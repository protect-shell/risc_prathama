==> flow/design.v <==
`timescale 1ns/1ps
module ALU(in_a,in_b,fun,out_alu,out_carry);
input [3:0]in_a,in_b;
input [3:0]fun;
output [3:0]out_alu;
output out_carry;
wire [3:0]w_b;
wire w_cin;
wire [3:0] w_sum;
wire [3:0] w_logical;
assign w_cin = (fun[3] & fun[0])?1'b1:1'b0;
assign w_b   = (fun[3] & fun[0])?~in_b:in_b;
adder A0(in_a,w_b,w_cin,w_sum,out_carry);
LogicalUnit L0(in_a,w_b,fun[2:0],w_logical);
assign out_alu = fun[3]?w_sum:w_logical;
endmodule
module LogicalUnit(in_a,in_b,fun,out_logical);
input [3:0]in_a,in_b;
input [2:0]fun;
output reg [3:0]out_logical;
always @(*)
begin
case(fun)
3'd0: out_logical = in_a & in_b;
3'd1: out_logical = in_a | in_b;
3'd2: out_logical = ~(in_a & in_b);
3'd3: out_logical = ~(in_a | in_b);
3'd4: out_logical = in_a ^ in_b;
3'd5: out_logical = ~in_a;
default: out_logical = 3'd0;
endcase
end
endmodule
module adder(in_a,in_b,in_cin,out_sum,out_carry);
input [3:0]in_a,in_b;
input in_cin;
output [3:0]out_sum;
output out_carry;
assign {out_carry,out_sum} = in_a+in_b+in_cin;
endmodule
module ALUwithReg(clk,en,rst,in_a,in_b,fun,out_alu,out_carry);
input clk,en,rst;
input [3:0]in_a;
input [3:0]in_b;
input [3:0]fun;
output out_carry;
output reg [3:0] out_alu;
reg [3:0]temp_a,temp_b,temp_fun;
wire [3:0]w_alu_value;
reg [3:0]current_state,next_state;
ALU AL0(temp_a,temp_b,temp_fun,w_alu_value,out_carry);
always @(posedge clk)
begin
 case (current_state)
 0: begin
        if(en)
            next_state = 1;
        else
            next_state = current_state;
    end
1: begin
        temp_a = in_a;
        temp_b = in_b;
        temp_fun = fun;
        next_state = 2;
    end 
2: begin
    out_alu = w_alu_value;
    next_state = 0;
    end 
default: next_state = 0;
endcase
current_state = next_state;
end 
endmodule
Step by step through the tools: ALUwithReg
The steps from the RTL of ALUwithReg to its reports follow in flow order.
Lines are those of the file above, counted from 1.
Operators: Yosys type, input widths -> output width; for muxes data width and select width s.
{ "design": {"top_module": "ALUwithReg", "clock": "clk", "lib": "sky130hd", "lib_corner": "tt_025C_1v80"} }

Word level
Source: Yosys, flattened and elaborated, memories not mapped. Widths are those after wreduce. Registers that Yosys merges into a memory's read port (data or address) are not register bits. Print and check cells do not count. Equal cells are merged and count once.
{ "classes": {"n_addsub": 2, "eq_ne": 8, "mux": 6, "logic": 8, "reduce_logical": 2} }
{ "ops": {"columns": ["op", "n"], "rows": [
  ["$pmux 4 s6", 1],
  ["$not 4->4", 4],
  ["$mux 4", 3],
  ["$pmux 4 s2", 1],
  ["$eq 3x2->1 const B", 2],
  ["$eq 3x3->1 const B", 2],
  ["$add 4x4->5", 1],
  ["$add 5x1->5", 1],
  ["$eq 4x1->1 const B", 1],
  ["$eq 4x2->1 const B", 1],
  ["$and 4x4->4", 1],
  ["$or 4x4->4", 1],
  ["$xor 4x4->4", 1],
  ["$logic_not 4->1", 1],
  ["$eq 3x1->1 const B", 1],
  ["$logic_not 3->1", 1],
  ["$ne 2x2->1 const B", 1],
  ["$and 1x1->1", 1],
  ["$mux 1", 1]
]} }
{ "bits": {"regBits": 20, "input_bits": 15, "out_inout_bits": 5, "word_cells": 31} }

Logic depth
Yosys ltp: most cells in a row. Word level: on the elaborated netlist, between registers, memories and ports. Mapped: between sequential cells and ports; inverters and the memories' decode and read muxes count.
{ "logic_depth": {"depth_word": 6, "ABC_AREA": 0, "depth_mapped": 10, "mapped_depth_nobuf": 8} }

Synthesis result
Source: synth_stat.txt of the flow (Yosys; design flattened, memories mapped). It holds for the ABC_AREA given above (unset counts as 0); a run with the other value may have another netlist.
{ "synth_totals": {"cells": 98, "mapped_area_um2": 1124.8, "flip_flops": 18, "buffers": 5} }
{ "by_type": {"columns": ["cell", "n", "area_total_um2"], "rows": [
  ["sky130_fd_sc_hd__edfxtp_1", 18, 540.518],
  ["sky130_fd_sc_hd__ha_1", 8, 100.096],
  ["sky130_fd_sc_hd__xnor2_1", 8, 70.067],
  ["sky130_fd_sc_hd__nor2b_1", 6, 37.536],
  ["sky130_fd_sc_hd__inv_1", 9, 33.782],
  ["sky130_fd_sc_hd__o21ai_0", 6, 30.029],
  ["sky130_fd_sc_hd__a21oi_1", 4, 20.019],
  ["sky130_fd_sc_hd__fa_1", 1, 20.019],
  ["sky130_fd_sc_hd__nor2_1", 5, 18.768],
  ["sky130_fd_sc_hd__a211o_1", 2, 17.517],
  ["sky130_fd_sc_hd__and3b_1", 2, 17.517],
  ["sky130_fd_sc_hd__a22oi_1", 2, 15.014],
  ["sky130_fd_sc_hd__buf_4", 2, 15.014],
  ["sky130_fd_sc_hd__nand2_1", 4, 15.014],
  ["sky130_fd_sc_hd__o221ai_2", 1, 15.014],
  ["sky130_fd_sc_hd__nand2b_4", 1, 13.763],
  ["sky130_fd_sc_hd__or3_1", 2, 12.512],
  ["sky130_fd_sc_hd__buf_6", 1, 11.261]
]} }
Other cell types: 15; their cells: 16.
The figures by module come from a second, unflattened synthesis with its own total; it is not the netlist above.
{ "hier_totals": {"cells_unflattened": 99, "area_unflattened_um2": 1154.9} }
Rows give one instance, submodules left out.
{ "modules": {"columns": ["mod", "n_inst", "n_cells", "mod_area_um2"], "rows": [
  ["ALUwithReg", 1, 23, 574.3],
  ["LogicalUnit", 1, 50, 346.6],
  ["adder", 1, 16, 143.9],
  ["ALU", 1, 10, 90.1]
]} }

Timing after synthesis
OpenSTA on the mapped netlist: ideal clock, no wires. The path of least setup slack (recovery checks aside). Input and output delay are each 20% of the period. Register names are those of the netlist, which keeps one name where synthesis merged equal registers.
{ "synth_path": {"path_type": "register to output", "start": "reg temp_fun[0]", "end": "out out_carry", "clock_period_ps": 3140, "arrival_ps": 1753, "required_time_ps": 2512, "slack_ps": 759, "delay_ps": 1753, "driving_pins": 10, "n_path_buf": 2, "period_less_setup_slack_ps": 2381} }
"delay_ps" is the arrival time less input delay plus setup time.
A path that ends at an output port has no setup time.
"driving_pins" counts driving pins, that of a launching flip-flop among them; a cell with two outputs on the path counts twice.
"period_less_setup_slack_ps" is the clock period less the worst setup slack; recovery checks do not enter. This is arithmetic on one report: input and output delays are still those of the set period (20% each).
The rows between start and end are the longest chain of elaborated cells between them; the timing report does not say that the signal goes this way. Where chains are equally long, one stands for them.
A line is the first line of the expression or statement that the cell stems from. Yosys adds cells for indexed reads and writes and turns some case tables into memories.
{ "synth_via": {"path_cell_list": "sky130_fd_sc_hd__edfxtp_1 > sky130_fd_sc_hd__buf_2 > sky130_fd_sc_hd__buf_4 > sky130_fd_sc_hd__nand2_1 > sky130_fd_sc_hd__xnor2_1 > sky130_fd_sc_hd__inv_1 > sky130_fd_sc_hd__fa_1 > sky130_fd_sc_hd__nor2b_1 > sky130_fd_sc_hd__o21ai_0 > sky130_fd_sc_hd__nand2b_1", "elab_chain_len": 4, "cells_between": 5, "classes_between": "add/sub (2); mux (2); logic (1)"} }
{ "synth_lines": {"columns": ["element", "line_no", "rtl"], "rows": [
  ["start: declaration", 48, "reg [3:0]temp_a,temp_b,temp_fun;"],
  ["start: assignment", 64, "temp_fun = fun;"],
  ["$and 1x1->1", 12, "assign w_b   = (fun[3] & fun[0])?~in_b:in_b;"],
  ["$mux 4", 12, null],
  ["$add 4x4->5", 39, "assign {out_carry,out_sum} = in_a+in_b+in_cin;"],
  ["$add 5x1->5", 39, null],
  ["end: declaration", 46, "output out_carry;"]
]} }

Worst path after layout
Path of least setup slack in the final report of stored run 1 (OpenROAD, finished layout, wires in). Where an end is a register, its clock arrival counts in the times.
The report prints the path's times to 10 ps; the period is as set.
{ "layout_path": {"path_type": "register to output", "start": "reg temp_fun[0]", "end": "out out_carry", "clock_period_ps": 1680, "arrival_ps": 1920, "required_time_ps": 1340, "slack_ps": -580, "driving_pins": 9, "n_path_buf": 1} }
The rows between start and end are the longest chain of elaborated cells between them; the timing report does not say that the signal goes this way. Where chains are equally long, one stands for them.
{ "layout_via": {"path_cell_list": "sky130_fd_sc_hd__edfxtp_1 > sky130_fd_sc_hd__nand2_8 > sky130_fd_sc_hd__xnor2_4 > sky130_fd_sc_hd__inv_2 > sky130_fd_sc_hd__fa_2 > sky130_fd_sc_hd__nor2b_1 > sky130_fd_sc_hd__o21ai_1 > sky130_fd_sc_hd__nand2b_1 > sky130_fd_sc_hd__buf_2", "elab_chain_len": 4, "cells_between": 5, "classes_between": "add/sub (2); mux (2); logic (1)"} }
{ "layout_lines": {"columns": ["element", "line_no", "rtl"], "rows": [
  ["start: declaration", 48, "reg [3:0]temp_a,temp_b,temp_fun;"],
  ["start: assignment", 64, "temp_fun = fun;"],
  ["$and 1x1->1", 12, "assign w_b   = (fun[3] & fun[0])?~in_b:in_b;"],
  ["$mux 4", 12, null],
  ["$add 4x4->5", 39, "assign {out_carry,out_sum} = in_a+in_b+in_cin;"],
  ["$add 5x1->5", 39, null],
  ["end: declaration", 46, "output out_carry;"]
]} }

Lab notebook: ALUwithReg

2 stored runs of ALUwithReg in the flow (synthesis by Yosys, layout by OpenROAD, sky130hd cells), in arbitrary order. Constraints: input delay and output delay 20% of the set period each, output load 0.01 pF.
"achieved_period_ps": clock period set for the run, less the worst setup slack. It is reckoned from that one timing run; input and output delays stay at 20% of the period that was set.
By "timing.worst_path_ps" is meant the share of the clock period that the worst setup path is allowed (20% is reserved at inputs, 20% at outputs), minus its slack. Clock arrival times at its registers enter into it.
"power.total_mw": no workload was simulated; the value follows from the tool's default switching activity.
"timing.worst_path_ps" is given in steps of 10 ps.
[
  {
    "run": "stored run 1",
    "settings": { "period_ns": 1.68, "CAP_MARGIN": 20, "CORE_MARGIN": 2, "CORE_UTILIZATION": 40, "SLEW_MARGIN": 20 },
    "results": { "yosys.chip_area_um2": 1124.8, "final_die_area_um2": 3252.4, "stdcell_area_um2": 1781.7, "post_route_util_pct": 65.7, "setup_ws_ps": -577, "total_negative_slack_ps": -2258, "hold_worst_slack_ps": 577, "power.total_mw": 3.193, "achieved_period_ps": 2257, "timing.worst_path_ps": 1920, "timing.worst_path_kind": "register to output" }
  },
  {
    "run": "stored run 2",
    "settings": { "period_ns": 2.03, "CORE_UTILIZATION": 25, "SETUP_SLACK_MARGIN": 0.05, "PLACE_DENSITY_LB_ADDON": 0.14, "HOLD_SLACK_MARGIN": 0.19, "CORE_ASPECT_RATIO": 0.81, "CELL_PAD_IN_SITES_GLOBAL_PLACEMENT": 3, "ABC_AREA": 0, "CTS_CLUSTER_SIZE": 81, "CTS_CLUSTER_DIAMETER": 64, "CAP_MARGIN": 40, "SLEW_MARGIN": 35, "CORE_MARGIN": 2 },
    "results": { "yosys.chip_area_um2": 1124.8, "final_die_area_um2": 5055.0, "stdcell_area_um2": 1724.2, "post_route_util_pct": 40.8, "setup_ws_ps": -153, "total_negative_slack_ps": -379, "hold_worst_slack_ps": 620, "power.total_mw": 2.517, "achieved_period_ps": 2183, "timing.worst_path_ps": 1780, "timing.worst_path_kind": "register to output" }
  }
]
